==> flow/design.v <==
module Det (clock, reset,go,readAddress, writeAddress,
	    WE,readbus,writebus,overflow,finished);
	input clock;
	input reset; 
    	input go;
	input 	   [31:0] 	readbus;         
	output reg [31:0]	writebus;  	     
	output reg [6:0] 	readAddress; 	 
	output reg [6:0]	writeAddress; 	 
    	output reg WE;
    	output     overflow; 	 
    	output reg finished;	 
    reg [3:0] counter;   
    reg signed  [15:0] A, B, C;
    wire signed [31:0] BC, subtrahend, minuend, diff;
    reg signed  [31:0] FnMinusOne, FnMinusTwo;
    reg [3:0]  state, next_state;
    parameter WAIT          = 0;
    parameter ITERATE_A     = 1;
    parameter ITERATE_B    = 2;
    parameter WRITE_TO_SRAM = 3;
    parameter DONE          = 4;
    always@(posedge clock) begin
        if(!reset) state <= WAIT;
        else state <= next_state;
    end
    always@(posedge clock) begin
        case(state)
            WAIT: begin
                writebus    <= 0;
                writeAddress<= 14;
                readAddress <= 0;
                finished    <= 0;
                WE          <= 0;
                A           <= 0;
                B           <= 0;
                C           <= 0;
                FnMinusOne  <= 1;
                FnMinusTwo  <= 0;
                counter     <= 4'b1110;
                if(go) next_state <= ITERATE_B;
                else if(next_state <= ITERATE_B) next_state <= next_state;
                else next_state <= WAIT;
                if(finished) begin
                    if(go) next_state <= ITERATE_B;
                    else   next_state <= WAIT;
                end
            end
            ITERATE_A: begin
                writebus    <= writebus;
                finished    <= finished;
                WE          <= WE;
                next_state  <= ITERATE_B;
                readAddress <= readAddress + 1;
                if(next_state == ITERATE_B) begin
                    A           <= A;
                    B           <= readbus[31:16];
                    C           <= readbus[15:0];
                    FnMinusOne  <= diff;
                    FnMinusTwo  <= FnMinusOne;
                    counter     <= counter - 1;
                    if (!counter) begin 
                        next_state  <= WRITE_TO_SRAM;
                        writebus    <= diff;
                    end
                    else begin
                        next_state <= ITERATE_B;
                        writebus   <= writebus;
                    end
                end
                else begin
                    A           <= readbus[15:0];
                    B           <= B;
                    C           <= readbus[31:16];
                    FnMinusOne  <= FnMinusOne;
                    FnMinusTwo  <= FnMinusTwo;
                    counter     <= counter - 1;
                end
            end
            ITERATE_B: begin
                writebus    <= writebus;
                finished    <= finished;
                WE          <= WE;
                C           <= C;
                next_state  <= ITERATE_A;
                if(next_state == ITERATE_A) begin
                    readAddress <= readAddress + 1;
                    A           <= A;
                    B           <= readbus[15:0];
                    FnMinusOne  <= diff;
                    FnMinusTwo  <= FnMinusOne;
                    counter     <= counter - 1;
                end
                else begin
                    readAddress <= readAddress;
                    A           <= readbus[31:16];
                    B           <= B;
                    FnMinusOne  <= FnMinusOne;
                    FnMinusTwo  <= FnMinusTwo;
                    counter     <= counter;
                end
            end
            WRITE_TO_SRAM: begin
                WE  <= 1;
                next_state <= DONE;
            end
            DONE: begin
                WE <= 0;
                finished <= 1;
                next_state <= WAIT;
            end
        endcase
    end
    assign BC           = B * C;
    assign minuend      = FnMinusOne * A;
    assign subtrahend   = BC * FnMinusTwo;
    assign diff         = minuend - subtrahend;
    assign overflow     = 0;
endmodule
* From RTL to reports: Det *
What the tools print for Det, step after step.
Line numbers count from 1 in the design file above.
Cell names lack the library's common part.
The mark n/a stands for no value.

set-up
  top = Det
  clock port = clock
  library = sky130hd
  timing corner = tt_025C_1v80

* Word-level counts *
Source: Yosys, flattened and elaborated, memories not mapped. Widths are those after wreduce. Registers that Yosys merges into a memory's read port (data or address) are not register bits. Print and check cells do not count.

word-level totals
  word-level cells = 74
  bits in registers = 165

operators by class
  reductions and logical operators = 13
  add/subtract/negate cells = 3
  equal/unequal tests = 12
  multiply operators = 3
  order comparisons = 1
  multiplexer cells = 30

operators with widths
  cell                                                                               count
  32-bit by 32-bit multiplier with 32-bit output                                     1
  16-bit by 16-bit multiplier with 32-bit output                                     1
  32-bit by 16-bit multiplier with 32-bit output                                     1
  32-bit case mux with 3-bit select                                                  2
  32-bit 2-to-1 mux                                                                  6
  16-bit case mux with 3-bit select                                                  2
  16-bit 2-to-1 mux                                                                  5
  32-bit case mux with 2-bit select                                                  1
  32-bit subtractor                                                                  1
  16-bit case mux with 2-bit select                                                  1
  7-bit case mux with 3-bit select                                                   1
  4-bit case mux with 5-bit select                                                   1
  4-bit 2-to-1 mux                                                                   4
  4-bit by 2-bit equality test with 1-bit output (second input constant)             3
  4-bit case mux with 3-bit select                                                   1
  2-bit != test (second input constant)                                              5
  3-bit AND reduction                                                                3
  4-bit by 1-bit equality test with 1-bit output (second input constant)             2
  4-bit zero test                                                                    2
  7-bit by 1-bit adder with 7-bit output (second input constant)                     1
  7-bit 2-to-1 mux                                                                   1
  2-bit nonzero test                                                                 3
  5-bit nonzero test                                                                 1
  2-bit AND reduction                                                                2
  4-bit by 1-bit subtractor with 4-bit output (second input constant)                1
  4-bit by 2-bit less-or-equal comparator with 1-bit output (second input constant)  1
  4-bit by 3-bit equality test with 1-bit output (second input constant)             1
  4-bit != test (second input constant)                                              1

Not listed: further kinds 5, cells in them 7.

* Longest topological paths *
Depth = most cells in a row (Yosys ltp): at word level without a register or memory, in the mapped netlist without a sequential cell, where the memories' decode and read muxes count.

logic depth
  depth in word-level cells = 6
  ABC_AREA = 0
  depth in mapped cells = 57
  depth with buffers taken out = 54

* Netlist *
The flow's flattened synthesis, as Yosys stat reports it; memories are mapped. The netlist is that of the ABC_AREA named above (0 if unset); the other value can give another one.

synthesis totals
  buffers = 212
  mapped cells = 4512
  area of sequential cells = 0.0048647 mm²
  synthesis area = 0.0436882 mm²
  flip-flops = 163

cell types
  cell type  count
  fa_1       1031
  edfxtp_1   160
  inv_1      1065
  ha_1       280
  and2_1     533
  nand2_1    639
  xnor2_1    121
  clkbuf_1   197
  nor2_1     98
  a22o_1     33
  a21oi_1    54
  and3_1     41
  xor2_1     27
  a21o_1     27
  nand2b_1   32
  nor2b_1    29
  xnor3_1    5
  o21bai_1   12

Other cell types: 46; their cells: 128.

* Path before layout *
OpenSTA on the mapped netlist: ideal clock, no wires. The path of least setup slack (recovery checks aside). Input and output delay are each 20% of the period. Register names are those of the netlist, which keeps one name where synthesis merged equal registers.

timing path after synthesis
  path kind = register -> register
  from = reg B[13]
  to = reg FnMinusOne[31]
  setup slack = 697 ps
  delay of the path = 13903 ps
  arrival time = 13635 ps
  required time = 14332 ps
  clock period = 14600 ps
  driving pins on the path = 52
  period reached after synthesis = 13903 ps

"delay of the path" is the arrival time less input delay plus setup time.
"driving pins on the path": output pins that drive a net of the path, with the launching flip-flop's if there is one; two outputs of one cell count as two.
"period reached after synthesis" is the clock period less the worst setup slack; recovery checks do not enter. This is arithmetic on one report: input and output delays are still those of the set period (20% each).
The rows between start and end are the longest chain of elaborated cells between them; the timing report does not say that the signal goes this way. Where chains are equally long, one stands for them.
A line is the first line of the expression or statement that the cell stems from. Yosys adds cells for indexed reads and writes and turns some case tables into memories.
A register here has more assigning lines than the two given.

between the ends, after synthesis
  cells stage by stage = edfxtp_1 -> clkbuf_1 -> and2_1 -> fa_1 -> inv_1 -> fa_1 -> fa_1 -> fa_1 -> fa_1 -> fa_1 -> inv_1 -> ha_1 -> o21ai_0 -> nor3_1 -> a2111oi_2 -> o21ai_2 -> a2111oi_4 -> o41ai_1 -> [... 16 more ...] -> fa_1 -> fa_1 -> xnor2_1 -> xnor2_1 -> xnor2_1 -> xnor2_1 -> xnor2_1 -> xnor2_1 -> xnor2_1 -> xnor2_1 -> xnor2_1 -> xnor3_1 -> xnor3_1 -> xnor3_1 -> xnor2_1 -> xnor2_1 -> xnor2_1 -> nor2_1
  length of the longest elaborated chain = 5
  elaborated cells on any way between the ends = 6
  RTL lines with such cells = 6

RTL lines, path after synthesis
  element                                         line  source
  start, declared                                 14    reg signed  [15:0] A, B, C;
  start, assigned                                 57    B           <= readbus[31:16];
  start, assigned                                 89    B           <= readbus[15:0];
  16-bit by 16-bit multiplier with 32-bit output  114   assign BC           = B * C;
  32-bit by 32-bit multiplier with 32-bit output  116   assign subtrahend   = BC * FnMinusTwo;
  32-bit subtractor                               117   assign diff         = minuend - subtrahend;
  32-bit 2-to-1 mux                               86    if(next_state == ITERATE_A) begin
  32-bit case mux with 3-bit select               28    case(state)
  end, assigned                                   59    FnMinusOne  <= diff;
  end, assigned                                   75    FnMinusOne  <= FnMinusOne;
  end, declared                                   16    reg signed  [31:0] FnMinusOne, FnMinusTwo;

* Worst path after layout *
From the final timing report of stored run 1: the path of least setup slack in the routed layout; clock arrival at registers is part of the times.
The report prints the path's times to 10 ps; the period is as set.

timing path post-layout
  path kind = register -> register
  from = reg C[1]
  to = reg writebus[31]
  required time = 10460 ps
  clock period = 10200 ps
  arrival time = 13830 ps
  driving pins on the path = 52
  setup slack = -3370 ps

The rows between start and end are the longest chain of elaborated cells between them; the timing report does not say that the signal goes this way. Where chains are equally long, one stands for them.
A register here has more assigning lines than the two given.

between the ends, post-layout
  cells stage by stage = edfxtp_1 -> buf_4 -> and2_4 -> fa_1 -> inv_1 -> fa_1 -> fa_1 -> fa_1 -> fa_1 -> fa_1 -> inv_2 -> ha_4 -> a211oi_4 -> nor3_2 -> a2111oi_4 -> o21ai_4 -> a2111oi_4 -> o41ai_2 -> [... 16 more ...] -> fa_2 -> fa_2 -> xnor2_2 -> xnor2_1 -> xnor2_1 -> xnor2_1 -> xnor2_1 -> xnor2_1 -> xnor2_1 -> xnor2_1 -> xnor2_1 -> xnor3_1 -> xnor3_1 -> xnor3_1 -> xnor2_2 -> xnor2_1 -> xnor2_1 -> nor2_1
  length of the longest elaborated chain = 6
  elaborated cells on any way between the ends = 6
  RTL lines with such cells = 6

RTL lines, path post-layout
  element                                         line  source
  start, declared                                 14    reg signed  [15:0] A, B, C;
  start, assigned                                 58    C           <= readbus[15:0];
  start, assigned                                 74    C           <= readbus[31:16];
  16-bit by 16-bit multiplier with 32-bit output  114   assign BC           = B * C;
  32-bit by 32-bit multiplier with 32-bit output  116   assign subtrahend   = BC * FnMinusTwo;
  32-bit subtractor                               117   assign diff         = minuend - subtrahend;
  32-bit 2-to-1 mux                               62    if (!counter) begin
  32-bit 2-to-1 mux                               55    if(next_state == ITERATE_B) begin
  32-bit case mux with 2-bit select               28    case(state)
  end, assigned                                   50    writebus    <= writebus;
  end, assigned                                   64    writebus    <= diff;
  end, declared                                   7     output reg [31:0] writebus;

# Flow runs of Det

Design Det on sky130hd. What follows are 2 stored runs of the flow, each under its own settings; their order means nothing. The constraints put input and output delay at 20% of the set period each and load the outputs with 0.01 pF.
"critical setup path time": the worst setup path's part of the clock period (all of it between registers, 20% less for each end at a port) less its slack. A launch clock that arrives late makes it longer, a capture clock that arrives late makes it shorter.
"critical setup path time" is known to 10 ps.
Settings: - = not set for that run.

setting or result                          stored run 1          stored run 2
period_ns                                  10.2                  8.76
CORE_UTILIZATION                           34                    28
SETUP_SLACK_MARGIN                         2.2                   -
PLACE_DENSITY_LB_ADDON                     0.18                  -
HOLD_SLACK_MARGIN                          0.22                  -
CORE_MARGIN                                9                     2
CTS_CLUSTER_DIAMETER                       172                   -
SLEW_MARGIN                                40                    20
MIN_ROUTING_LAYER                          met1                  met2
MAX_ROUTING_LAYER                          met5                  -
CAP_MARGIN                                 20                    20
PLACE_DENSITY                              -                     0.66
CELL_PAD_IN_SITES_GLOBAL_PLACEMENT         -                     1
CELL_PAD_IN_SITES_DETAIL_PLACEMENT         -                     1
ABC_AREA                                   -                     1
GPL_TIMING_DRIVEN                          -                     0
GPL_ROUTABILITY_DRIVEN                     -                     0
chip area after synthesis (Yosys) (mm²)    0.0436882             0.0446291
post-route utilization (%)                 40.9                  33.8
setup slack of the worst path (ps)         -3373                 -3957
overall die area (mm²)                     0.141722              0.162598
worst hold slack in the final report (ps)  569                   530
critical setup path time (ps)              13570                 12720
worst setup path kind                      register -> register  register -> register
